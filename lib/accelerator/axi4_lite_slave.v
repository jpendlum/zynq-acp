==> flow/design.v <==
module axi4_lite_slave
#(
  parameter C_BASEADDR         = 32'h40000000,
  parameter C_HIGHADDR         = 32'h4001ffff,
  parameter C_S_AXI_ADDR_WIDTH = 32,
  parameter C_S_AXI_DATA_WIDTH = 32
)
(
  input                              S_AXI_ACLK,
  input                              S_AXI_ARESETN,
  input  [C_S_AXI_ADDR_WIDTH-1:0]    S_AXI_ARADDR,
  input                              S_AXI_ARVALID,
  output                             S_AXI_ARREADY,
  output [C_S_AXI_DATA_WIDTH-1:0]    S_AXI_RDATA,
  output [1:0]                       S_AXI_RRESP,
  output                             S_AXI_RVALID,
  input                              S_AXI_RREADY,
  input [C_S_AXI_ADDR_WIDTH-1:0]     S_AXI_AWADDR,
  input                              S_AXI_AWVALID,
  output                             S_AXI_AWREADY,
  input [C_S_AXI_DATA_WIDTH-1:0]     S_AXI_WDATA,
  input [(C_S_AXI_DATA_WIDTH/8)-1:0] S_AXI_WSTRB,
  input                              S_AXI_WVALID,
  output                             S_AXI_WREADY,
  output [1:0]                       S_AXI_BRESP,
  output                             S_AXI_BVALID,
  input                              S_AXI_BREADY,
  output reg [C_S_AXI_DATA_WIDTH-1:0] set_addr,
  output reg [C_S_AXI_DATA_WIDTH-1:0] set_data,
  output                              set_stb,
  output reg [C_S_AXI_DATA_WIDTH-1:0] get_addr,
  input      [C_S_AXI_DATA_WIDTH-1:0] get_data,
  output                              get_stb
);
  localparam STATE_RD_GET_ADDR = 0;
  localparam STATE_RD_READ     = 1;
  localparam STATE_RD_GET_DATA = 2;
  reg [1:0] rd_state;
  always @(posedge S_AXI_ACLK) begin
    if (!S_AXI_ARESETN) begin
      rd_state  <= STATE_RD_GET_ADDR;
      get_addr <= 0;
    end
    else case (rd_state)
    STATE_RD_GET_ADDR: begin
      if (S_AXI_ARVALID && S_AXI_ARREADY) begin
        get_addr <= (S_AXI_ARADDR - C_BASEADDR);
        rd_state <= STATE_RD_READ;
      end
    end
    STATE_RD_READ: begin
        rd_state <= STATE_RD_GET_DATA;
    end
    STATE_RD_GET_DATA: begin
      if (S_AXI_RVALID && S_AXI_RREADY)
        rd_state <= STATE_RD_GET_ADDR;
    end
    default: rd_state <= STATE_RD_GET_ADDR;
    endcase
  end
  assign get_stb       = (rd_state == STATE_RD_GET_DATA);
  assign S_AXI_RDATA   = get_data;
  assign S_AXI_ARREADY = (rd_state == STATE_RD_GET_ADDR);
  assign S_AXI_RVALID  = (rd_state == STATE_RD_GET_DATA);
  assign S_AXI_RRESP   = 0;
  localparam STATE_WR_GET_ADDR = 0;
  localparam STATE_WR_GET_DATA = 1;
  localparam STATE_WR_WRITE    = 2;
  reg [1:0] wr_state;
  always @(posedge S_AXI_ACLK) begin
    if (!S_AXI_ARESETN) begin
      wr_state   <= STATE_WR_GET_ADDR;
      set_addr <= 0;
      set_data <= 0;
    end
    else case (wr_state)
    STATE_WR_GET_ADDR: begin
      if (S_AXI_AWVALID && S_AXI_AWREADY) begin
        set_addr  <= (S_AXI_AWADDR - C_BASEADDR);
        wr_state  <= STATE_WR_GET_DATA;
      end
    end
    STATE_WR_GET_DATA: begin
      if (S_AXI_WVALID && S_AXI_WREADY) begin
        set_data <= S_AXI_WDATA;
        wr_state <= STATE_WR_WRITE;
      end
    end
    STATE_WR_WRITE: begin
      wr_state <= STATE_WR_GET_ADDR;
    end
    default: wr_state <= STATE_WR_GET_ADDR;
    endcase
  end
  assign set_stb = (wr_state == STATE_WR_WRITE);
  assign S_AXI_AWREADY = (wr_state == STATE_WR_GET_ADDR);
  assign S_AXI_WREADY  = (wr_state == STATE_WR_GET_DATA);
  assign S_AXI_BRESP   = 0;
  assign S_AXI_BVALID  = S_AXI_BREADY;
endmodule
---- Step by step through the tools: axi4_lite_slave ----
Tool output for the design above, in the order of the flow.
Lines are those of the file above, counted from 1.
Operators: Yosys type, input widths -> output width; for muxes data width and select width s.
A cell with - has no value.
inputs
  design top .............................. axi4_lite_slave
  clock port .............................. S_AXI_ACLK
  library ................................. sky130hd
  timing corner ........................... tt_025C_1v80

---- Word-level counts ----
Source: Yosys, flattened and elaborated, memories not mapped. Widths are those after wreduce. Registers that Yosys merges into a memory's read port (data or address) are not register bits. Print and check cells do not count. Equal cells are merged and count once.
operators by class
  add/sub/neg operators ................... 2
  equal/unequal tests ..................... 8
  muxes and demuxes ....................... 6
  reductions and logical operators ........ 11
operators by type and width
  cell                    number
  $sub 32x31->32 const B  2
  $reduce_and 2->1        5
  $ne 2x2->1 const B      4
  $mux 2                  4
  $pmux 2 s3              1
  $logic_and 1x1->1       4
  $eq 2x1->1 const B      2
  $eq 2x2->1 const B      2
  $logic_not 2->1         2
  $pmux 2 s2              1
storage and ports
  bits in registers ....................... 100
  output and inout port bits .............. 139
  cells after elaboration ................. 32

---- Longest topological paths ----
Longest topological path by Yosys (ltp), each cell counted once; first at word level (registers and memories cut), then after technology mapping (sequential cells cut; the memories' decode and read muxes count).
logic depth
  depth after elaboration ................. 4
  ABC_AREA ................................ 0
  mapped depth ............................ 4
  depth with buffers taken out ............ 2

---- Mapped cells and area ----
Yosys stat after the flow's synthesis: flattened, memories mapped to cells. It holds for the ABC_AREA given above (unset counts as 0); a run with the other value may have another netlist.
cell types
  type                       number
  sky130_fd_sc_hd__dfxtp_1   102
  sky130_fd_sc_hd__a21bo_2   92
  sky130_fd_sc_hd__nand3_1   93
  sky130_fd_sc_hd__a21oi_1   86
  sky130_fd_sc_hd__buf_4     45
  sky130_fd_sc_hd__buf_2     26
  sky130_fd_sc_hd__buf_6     8
  sky130_fd_sc_hd__a21oi_2   8
  sky130_fd_sc_hd__clkbuf_1  11
  sky130_fd_sc_hd__o21a_1    2
  sky130_fd_sc_hd__and2_1    2
  sky130_fd_sc_hd__and3_1    2
  sky130_fd_sc_hd__nor2b_1   2
  sky130_fd_sc_hd__a221o_1   1
  sky130_fd_sc_hd__a211o_1   1
  sky130_fd_sc_hd__a22o_1    1
  sky130_fd_sc_hd__a311oi_1  1
  sky130_fd_sc_hd__xnor2_1   1
Not listed: further types 7, cells in them 9.
synthesis totals
  cells in the netlist .................... 493
  synthesis area .......................... 4670.7 sq um
  sequential part of the area ............. 2042.0 sq um
  flip-flops .............................. 102
  buffer cells ............................ 90

---- Timing after synthesis ----
Path of least setup slack by OpenSTA after synthesis, without wires, with an ideal clock, recovery checks aside; 20% of the period is set as input and as output delay. Where synthesis merged equal registers, the netlist keeps one of their names.
timing post-synthesis
  kind .................................... register to register
  start ................................... register rd_state
  end ..................................... register rd_state
  clock period ............................ 1470 ps
  launch time at the first pin ............ 0 ps
  data arrival time ....................... 948 ps
  data required time ...................... 1348 ps
  slack ................................... 401 ps
  delay of the path ....................... 1070 ps
  stages .................................. 4
  synthesis period reached ................ 1069 ps
"delay of the path" = arrival - input delay + setup time.
"stages": output pins that drive a net of the path, with the launching flip-flop's if there is one; two outputs of one cell count as two.
"synthesis period reached" = period - worst setup slack (recovery checks aside). The figure is calculated, with input and output delays left at 20% of the set period.
Where an end lacks its bit number, it is one bit of the signal, or one of the new flip-flops if synthesis recoded a state register.
At most two assigning lines are given for a register; there are more.
on the way, post-synthesis
  cells stage by stage .................... sky130_fd_sc_hd__dfxtp_1 > sky130_fd_sc_hd__buf_6 > sky130_fd_sc_hd__buf_4 > sky130_fd_sc_hd__a221o_1
ends and longest elaborated chain, post-synthesis
  item             RTL line  RTL
  start, declared  38        reg [1:0] rd_state;
  start, assigned  41        rd_state  <= STATE_RD_GET_ADDR;
  start, assigned  48        rd_state <= STATE_RD_READ;
  end, assigned    41
  end, assigned    48
  end, declared    38
No chain of elaborated cells between the ends is given.

---- Path in the finished layout ----
From the final timing report of run A: the path of least setup slack in the routed layout; clock arrival at registers is part of the times.
The path's times are printed in steps of 10 ps; the period is the one set.
timing post-layout
  kind .................................... register to output
  start ................................... register get_addr[18]
  end ..................................... output get_addr[18]
  clock period ............................ 1410 ps
  external output delay ................... 280 ps
  launch time at the first pin ............ 340 ps
  data arrival time ....................... 900 ps
  data required time ...................... 1130 ps
  slack ................................... 230 ps
  stages .................................. 2
on the way, post-layout
  cells stage by stage .................... sky130_fd_sc_hd__dfxtp_2 > sky130_fd_sc_hd__clkdlybuf4s15_2
  cells in the longest elaborated chain ... 0
  elaborated cells between the ends (all ways) .. 0
  source lines of those cells ............. 0
ends and longest elaborated chain, post-layout
  item             RTL line  RTL
  start, declared  31        output reg [C_S_AXI_DATA_WIDTH-1:0] get_addr,
  start, assigned  42        get_addr <= 0;
  start, assigned  47        get_addr <= (S_AXI_ARADDR - C_BASEADDR);
  end, declared    31

Measured results for axi4_lite_slave: 2 stored runs of the Yosys and OpenROAD flow on sky130hd. The settings differ; the order carries no meaning. The constraints put input and output delay at 20% of the set period each and load the outputs with 0.01 pF.
"reached clock period" = clock period - worst setup slack. The figure is calculated, with input and output delays left at 20% of the set period.
"total power after layout" rests on the timing tool's default activity at the inputs, not on a simulated workload.

======== run A ========
==> flow/run.sh <==
#!/bin/bash
# the make line also repeats the synthesis and layout settings of config.mk as NAME=value (left out here)
make -C /OpenROAD-flow-scripts/flow DESIGN_CONFIG=/design/flow/config.mk WORK_HOME=/design/flow/orfs CLKGATE_MAP_FILE= finish
==> flow/config.mk <==
export PLATFORM = sky130hd
export DESIGN_NAME = axi4_lite_slave
export DESIGN_NICKNAME = axi4_lite_slave
export VERILOG_FILES = /design/flow/design.v
export SDC_FILE = /design/flow/constraint.sdc
export NUM_CORES = 4
export LEC_CHECK = 0
export CAP_MARGIN = 5
export CORE_MARGIN = 2
export CORE_UTILIZATION = 18
export GPL_TIMING_DRIVEN = 0
export HOLD_SLACK_MARGIN = 0.25
export PLACE_DENSITY_LB_ADDON = 0.11
export SETUP_SLACK_MARGIN = 0.39
export SLEW_MARGIN = 20
export TNS_END_PERCENT = 10
==> flow/constraint.sdc <==
create_clock -name core_clock -period 1.41 [get_ports {S_AXI_ACLK}]
set_input_delay 0.2820 -clock core_clock [delete_from_list [all_inputs] [get_ports {S_AXI_ACLK}]]
set_output_delay 0.2820 -clock core_clock [all_outputs]
set_load 0.01 [all_outputs]

-------- measured, run A --------
  worst hold slack ........................ 308 ps
  standard-cell area after layout ......... 7828.8 sq um
  reached clock period .................... 1182 ps
  netlist area reported by Yosys .......... 4670.7 sq um
  setup slack of the worst path ........... 228 ps
  full die area ........................... 27253.1 sq um
  total power after layout ................ 7067 uW

======== run B ========
==> flow/run.sh <==
#!/bin/bash
# the make line also repeats the synthesis and layout settings of config.mk as NAME=value (left out here)
make -C /OpenROAD-flow-scripts/flow DESIGN_CONFIG=/design/flow/config.mk WORK_HOME=/design/flow/orfs CLKGATE_MAP_FILE= finish
==> flow/config.mk <==
export PLATFORM = sky130hd
export DESIGN_NAME = axi4_lite_slave
export DESIGN_NICKNAME = axi4_lite_slave
export VERILOG_FILES = /design/flow/design.v
export SDC_FILE = /design/flow/constraint.sdc
export NUM_CORES = 4
export LEC_CHECK = 0
export CAP_MARGIN = 30
export CELL_PAD_IN_SITES_GLOBAL_PLACEMENT = 1
export CORE_MARGIN = 2
export CORE_UTILIZATION = 27
export CTS_CLUSTER_DIAMETER = 247
export CTS_CLUSTER_SIZE = 50
export MIN_ROUTING_LAYER = met1
export PLACE_DENSITY_LB_ADDON = 0.12
export SETUP_SLACK_MARGIN = 0.11
export SLEW_MARGIN = 30
==> flow/constraint.sdc <==
create_clock -name core_clock -period 2.03 [get_ports {S_AXI_ACLK}]
set_input_delay 0.4060 -clock core_clock [delete_from_list [all_inputs] [get_ports {S_AXI_ACLK}]]
set_output_delay 0.4060 -clock core_clock [all_outputs]
set_load 0.01 [all_outputs]

-------- measured, run B --------
  worst hold slack ........................ 447 ps
  standard-cell area after layout ......... 6831.6 sq um
  reached clock period .................... 1705 ps
  netlist area reported by Yosys .......... 4670.7 sq um
  setup slack of the worst path ........... 325 ps
  full die area ........................... 18367.0 sq um
  total power after layout ................ 4803 uW
