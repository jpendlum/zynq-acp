==> flow/design.v <==
module global_settings
#(
  parameter C_DATAWIDTH = 32,
  parameter C_ADDRWIDTH = 32,
  parameter C_PAGEWIDTH = 12,
  parameter C_S2H_NUM_STREAMS = 2,
  parameter C_H2S_NUM_STREAMS = 2
)
(
  input clk,
  input rst,
  input [C_DATAWIDTH-1:0]      set_data,
  input                        set_stb,
  input [C_ADDRWIDTH-1:0]      set_addr,
  output reg [C_DATAWIDTH-1:0] get_data,
  input [C_ADDRWIDTH-1:0]      get_addr,
  output                       soft_reset,
  output [4:0]                 aruser,
  output [3:0]                 arcache,
  output [4:0]                 awuser,
  output [3:0]                 awcache
);
  reg [C_DATAWIDTH-1:0] _aruser;
  reg [C_DATAWIDTH-1:0] _arcache;
  reg [C_DATAWIDTH-1:0] _awuser;
  reg [C_DATAWIDTH-1:0] _awcache;
  reg [C_DATAWIDTH-1:0]  counter;
  always @(posedge clk) begin
    if (rst)
      counter <= 0;
    else
      counter <= counter + 1;
  end
  localparam [C_DATAWIDTH-1:0] signature = 32'hace0ba53;
  wire [C_PAGEWIDTH-3:0] set_addr_aligned = set_addr[C_PAGEWIDTH-1:2];
  wire write_reset   = set_stb && (set_addr_aligned == 0);
  wire write_aruser  = set_stb && (set_addr_aligned == 1);
  wire write_arcache = set_stb && (set_addr_aligned == 2);
  wire write_awuser  = set_stb && (set_addr_aligned == 3);
  wire write_awcache = set_stb && (set_addr_aligned == 4);
  always @(posedge clk) begin
    if (rst) begin
      _aruser  <= 5'b11111;
      _arcache <= 4'b1111;
      _awuser  <= 5'b11111;
      _awcache <= 4'b1111;
    end
    else if (write_aruser)   _aruser  <= set_data[4:0];
    else if (write_arcache)  _arcache <= set_data[3:0];
    else if (write_awuser)   _awuser  <= set_data[4:0];
    else if (write_awcache)  _awcache <= set_data[3:0];
  end
  wire [C_PAGEWIDTH-3:0] get_addr_aligned = get_addr[C_PAGEWIDTH-1:2];
  wire read_sig      = (get_addr_aligned == 0);
  wire read_aruser   = (get_addr_aligned == 1);
  wire read_arcache  = (get_addr_aligned == 2);
  wire read_awuser   = (get_addr_aligned == 3);
  wire read_awcache  = (get_addr_aligned == 4);
  wire read_s2h_nstr = (get_addr_aligned == 5);
  wire read_h2s_nstr = (get_addr_aligned == 6);
  wire read_counter  = (get_addr_aligned == 7);
  always @* begin
    if(read_sig) get_data <= signature;
    else if (read_aruser)  get_data <= {27'h0, _aruser};
    else if (read_arcache) get_data <= {26'h0, _arcache};
    else if (read_awuser)  get_data <= {27'h0, _awuser};
    else if (read_awcache) get_data <= {28'h0, _awcache};
    else if (read_s2h_nstr)get_data <= C_S2H_NUM_STREAMS;
    else if (read_h2s_nstr)get_data <= C_H2S_NUM_STREAMS;
    else if (read_counter) get_data <= counter;
    else get_data <= 32'h01234567;
  end
  assign soft_reset = write_reset;
  assign aruser  = _aruser;
  assign arcache = _arcache;
  assign awuser  = _awuser;
  assign awcache = _awcache;
endmodule
Step by step through the tools: global_settings
What the tools print for global_settings, step after step.
Lines are those of the file above, counted from 1.
Library cell names are shortened.
{ "setup": {"top_module": "global_settings", "clk_port": "clk", "cell_library": "sky130hd", "lib_corner": "tt_025C_1v80"} }

Word-level counts
Yosys after proc, flatten, opt, wreduce and memory -nomap, before mapping. Enables and synchronous resets that opt folds into registers are not counted as muxes. Memory bits, and registers merged into a memory's read port (data or address), are not among the register bits. Print and check cells are not counted. Equal cells are merged and count once.
{ "bits": {"ff_bits": 50, "input_bits": 99, "out_inout_bits": 51, "elab_cells": 38} }
{ "op_classes": {"add_sub_neg": 1, "n_eq": 11, "mux": 8, "bitwise": 3, "reduce_and_logical": 10} }
{ "ops": {"columns": ["op", "count"], "rows": [
  ["2-to-1 mux 32 bit", 8],
  ["equality test 10 x 3 -> 1 bit (second input constant)", 5],
  ["equality test 10 x 2 -> 1 bit (second input constant)", 4],
  ["adder 32 x 1 -> 32 bit (second input constant)", 1],
  ["equality test 10 x 1 -> 1 bit (second input constant)", 2],
  ["logical NOT 10 bit", 2],
  ["logical AND 1 bit", 5],
  ["AND reduction 4 bit", 1],
  ["inverter 1 bit", 3],
  ["AND reduction 3 bit", 1],
  ["AND reduction 2 bit", 1]
]} }

Depth
Longest topological path by Yosys (ltp), each cell counted once; first at word level (registers and memories cut), then after technology mapping (sequential cells cut; the memories' decode and read muxes count).
{ "logic_depth": {"word_depth": 9, "ABC_AREA": 0, "mapped_depth": 7, "depth_no_buf": 5} }

Netlist
Yosys stat after the flow's synthesis: flattened, memories mapped to cells. It holds for the ABC_AREA given above (unset counts as 0); a run with the other value may have another netlist.
{ "synth_totals": {"stdcells": 353, "yosys_area_um2": 2780.2, "seqArea_um2": 1001.0, "ff_cells": 50, "buf_cells": 24} }
{ "types": {"columns": ["cell_type", "count", "area_total_um2"], "rows": [
  ["dfxtp_1", 50, 1000.96],
  ["nand3_1", 38, 190.182],
  ["nand2_1", 46, 172.666],
  ["a21oi_1", 32, 160.154],
  ["o21ai_0", 22, 110.106],
  ["and3_1", 12, 75.072],
  ["o31ai_1", 10, 75.072],
  ["or4_1", 10, 75.072],
  ["mux2i_1", 7, 70.067],
  ["clkbuf_1", 16, 60.058],
  ["or3_1", 9, 56.304],
  ["xnor2_1", 6, 52.55],
  ["nor2_1", 13, 48.797],
  ["and4_1", 5, 43.792],
  ["nand4_1", 7, 43.792],
  ["nor4_1", 7, 43.792],
  ["a311o_1", 4, 40.038],
  ["buf_6", 3, 33.782]
]} }
Other cell types: 31; their cells: 56.

Timing after synthesis
Source: OpenSTA report_checks on the synthesized netlist (no wires, ideal clock, input and output delay 20% of the period each), path of least setup slack; recovery checks are left aside. Register names are those of the netlist, which keeps one name where synthesis merged equal registers.
{ "synth_timing": {"kind": "input -> output", "startpoint": "input port get_addr[11]", "endpoint": "output port get_data[1]", "clock_period_ps": 3150, "input_delay_ps": 630, "out_delay_ps": 630, "t_first_pin_ps": 630, "arrival_time_ps": 1725, "required_time_ps": 2520, "path_slack_ps": 795, "delay_ps": 1095, "driving_pins": 5, "path_buffers": 2, "period_less_setup_slack_ps": 2355} }
"delay_ps" = arrival - input delay + setup time.
At an output port there is no setup time.
"driving_pins": output pins that drive a net of the path, with the launching flip-flop's if there is one; two outputs of one cell count as two.
"period_less_setup_slack_ps" is the clock period less the worst setup slack; recovery checks do not enter. This is arithmetic on one report: input and output delays are still those of the set period (20% each).
The rows between start and end are the longest chain of elaborated cells between them; the timing report does not say that the signal goes this way. Where chains are equally long, one stands for them.
A line is the first line of the expression or statement that the cell stems from. Yosys adds cells for indexed reads and writes and turns some case tables into memories.
{ "synth_between": {"path_cell_list": "nor4_1 and2_1 clkbuf_1 clkbuf_1 nand3_1", "elab_chain_cells": 9, "cells_between": 16, "lines_between": 16, "classes_between": "eq/ne (7); mux (8); reduce/logical (1)"} }
{ "synth_lines": {"columns": ["item", "line", "source"], "rows": [
  ["start, declared", 16, "input [C_ADDRWIDTH-1:0]      get_addr,"],
  ["equality test 10 x 3 -> 1 bit", 61, "wire read_counter  = (get_addr_aligned == 7);"],
  ["2-to-1 mux 32 bit", 70, "else if (read_counter) get_data <= counter;"],
  ["2-to-1 mux 32 bit", 69, "else if (read_h2s_nstr)get_data <= C_H2S_NUM_STREAMS;"],
  ["2-to-1 mux 32 bit", 68, "else if (read_s2h_nstr)get_data <= C_S2H_NUM_STREAMS;"],
  ["2-to-1 mux 32 bit", 67, "else if (read_awcache) get_data <= {28'h0, _awcache};"],
  ["2-to-1 mux 32 bit", 66, "else if (read_awuser)  get_data <= {27'h0, _awuser};"],
  ["2-to-1 mux 32 bit", 65, "else if (read_arcache) get_data <= {26'h0, _arcache};"],
  ["2-to-1 mux 32 bit", 64, "else if (read_aruser)  get_data <= {27'h0, _aruser};"],
  ["2-to-1 mux 32 bit", 63, "if(read_sig) get_data <= signature;"],
  ["end, declared", 15, "output reg [C_DATAWIDTH-1:0] get_data,"]
]} }

Timing after layout
Path of least setup slack in the final report of entry A (OpenROAD, finished layout, wires in). Where an end is a register, its clock arrival counts in the times.
The path's times are printed in steps of 10 ps; the period is the one set.
{ "layout_timing": {"kind": "input -> output", "startpoint": "input port get_addr[6]", "endpoint": "output port get_data[28]", "clock_period_ps": 3180, "input_delay_ps": 640, "out_delay_ps": 640, "t_first_pin_ps": 640, "arrival_time_ps": 2460, "required_time_ps": 2540, "path_slack_ps": 80, "driving_pins": 6, "path_buffers": 3} }
The rows between start and end are the longest chain of elaborated cells between them; the timing report does not say that the signal goes this way. Where chains are equally long, one stands for them.
{ "layout_between": {"path_cell_list": "clkdlybuf4s50_1 nor4_4 and2_4 buf_6 and3_1 clkdlybuf4s50_1", "elab_chain_cells": 9, "cells_between": 16, "lines_between": 16, "classes_between": "eq/ne (7); mux (8); reduce/logical (1)"} }
{ "layout_lines": {"columns": ["item", "line", "source"], "rows": [
  ["start, declared", 16, "input [C_ADDRWIDTH-1:0]      get_addr,"],
  ["equality test 10 x 3 -> 1 bit", 61, "wire read_counter  = (get_addr_aligned == 7);"],
  ["2-to-1 mux 32 bit", 70, "else if (read_counter) get_data <= counter;"],
  ["2-to-1 mux 32 bit", 69, "else if (read_h2s_nstr)get_data <= C_H2S_NUM_STREAMS;"],
  ["2-to-1 mux 32 bit", 68, "else if (read_s2h_nstr)get_data <= C_S2H_NUM_STREAMS;"],
  ["2-to-1 mux 32 bit", 67, "else if (read_awcache) get_data <= {28'h0, _awcache};"],
  ["2-to-1 mux 32 bit", 66, "else if (read_awuser)  get_data <= {27'h0, _awuser};"],
  ["2-to-1 mux 32 bit", 65, "else if (read_arcache) get_data <= {26'h0, _arcache};"],
  ["2-to-1 mux 32 bit", 64, "else if (read_aruser)  get_data <= {27'h0, _aruser};"],
  ["2-to-1 mux 32 bit", 63, "if(read_sig) get_data <= signature;"],
  ["end, declared", 15, "output reg [C_DATAWIDTH-1:0] get_data,"]
]} }

Appendix: measured runs

Measured data: module global_settings, platform sky130hd, 2 stored runs of the flow under differing settings, order arbitrary. Input and output delays are each 20% of the period that was set; the output load is 0.01 pF.
"achievedPeriod_ps" = clock period - worst setup slack. The figure is calculated, with input and output delays left at 20% of the set period.
"worst_path_allowed_less_slack_ps": the worst setup path's part of the clock period (all of it between registers, 20% less for each end at a port) less its slack. A launch clock that arrives late makes it longer, a capture clock that arrives late makes it shorter.
By "power_mw" is meant OpenSTA's value without simulated activity: inputs other than the clock are taken to toggle once in ten clock periods, and the tool carries that through the logic.
"worst_path_allowed_less_slack_ps" is given in steps of 10 ps.
[
  {
    "run": "entry A",
    "settings": { "period_ns": 3.18, "CORE_UTILIZATION": 35, "SETUP_SLACK_MARGIN": 0.07, "PLACE_DENSITY_LB_ADDON": 0.12, "CORE_MARGIN": 5, "CELL_PAD_IN_SITES_GLOBAL_PLACEMENT": 0, "CELL_PAD_IN_SITES_DETAIL_PLACEMENT": 2, "GPL_ROUTABILITY_DRIVEN": 1, "CTS_CLUSTER_SIZE": 37, "CTS_CLUSTER_DIAMETER": 69, "CAP_MARGIN": 35, "SLEW_MARGIN": 5, "MAX_ROUTING_LAYER": "met4" },
    "results": { "yosys_chip_area_um2": 2780.2, "worst_path_allowed_less_slack_ps": 1820, "worst_path_kind": "input -> output", "total_negative_slack_ps": 0, "design_die_area_um2": 9825.8, "util_pct": 50.1, "worstSetupSlack_ps": 84, "finalCellArea_um2": 3868.7, "power_mw": 1.180, "achievedPeriod_ps": 3096 }
  },
  {
    "run": "entry B",
    "settings": { "period_ns": 2.3, "CORE_UTILIZATION": 21, "CAP_MARGIN": 20, "CORE_MARGIN": 2, "SLEW_MARGIN": 20 },
    "results": { "achievedPeriod_ps": 2230, "yosys_chip_area_um2": 2780.2, "util_pct": 32.8, "worstSetupSlack_ps": 70, "worst_path_allowed_less_slack_ps": 1310, "worst_path_kind": "input -> output", "finalCellArea_um2": 4290.4, "design_die_area_um2": 14175.3, "power_mw": 1.762, "total_negative_slack_ps": 0 }
  }
]
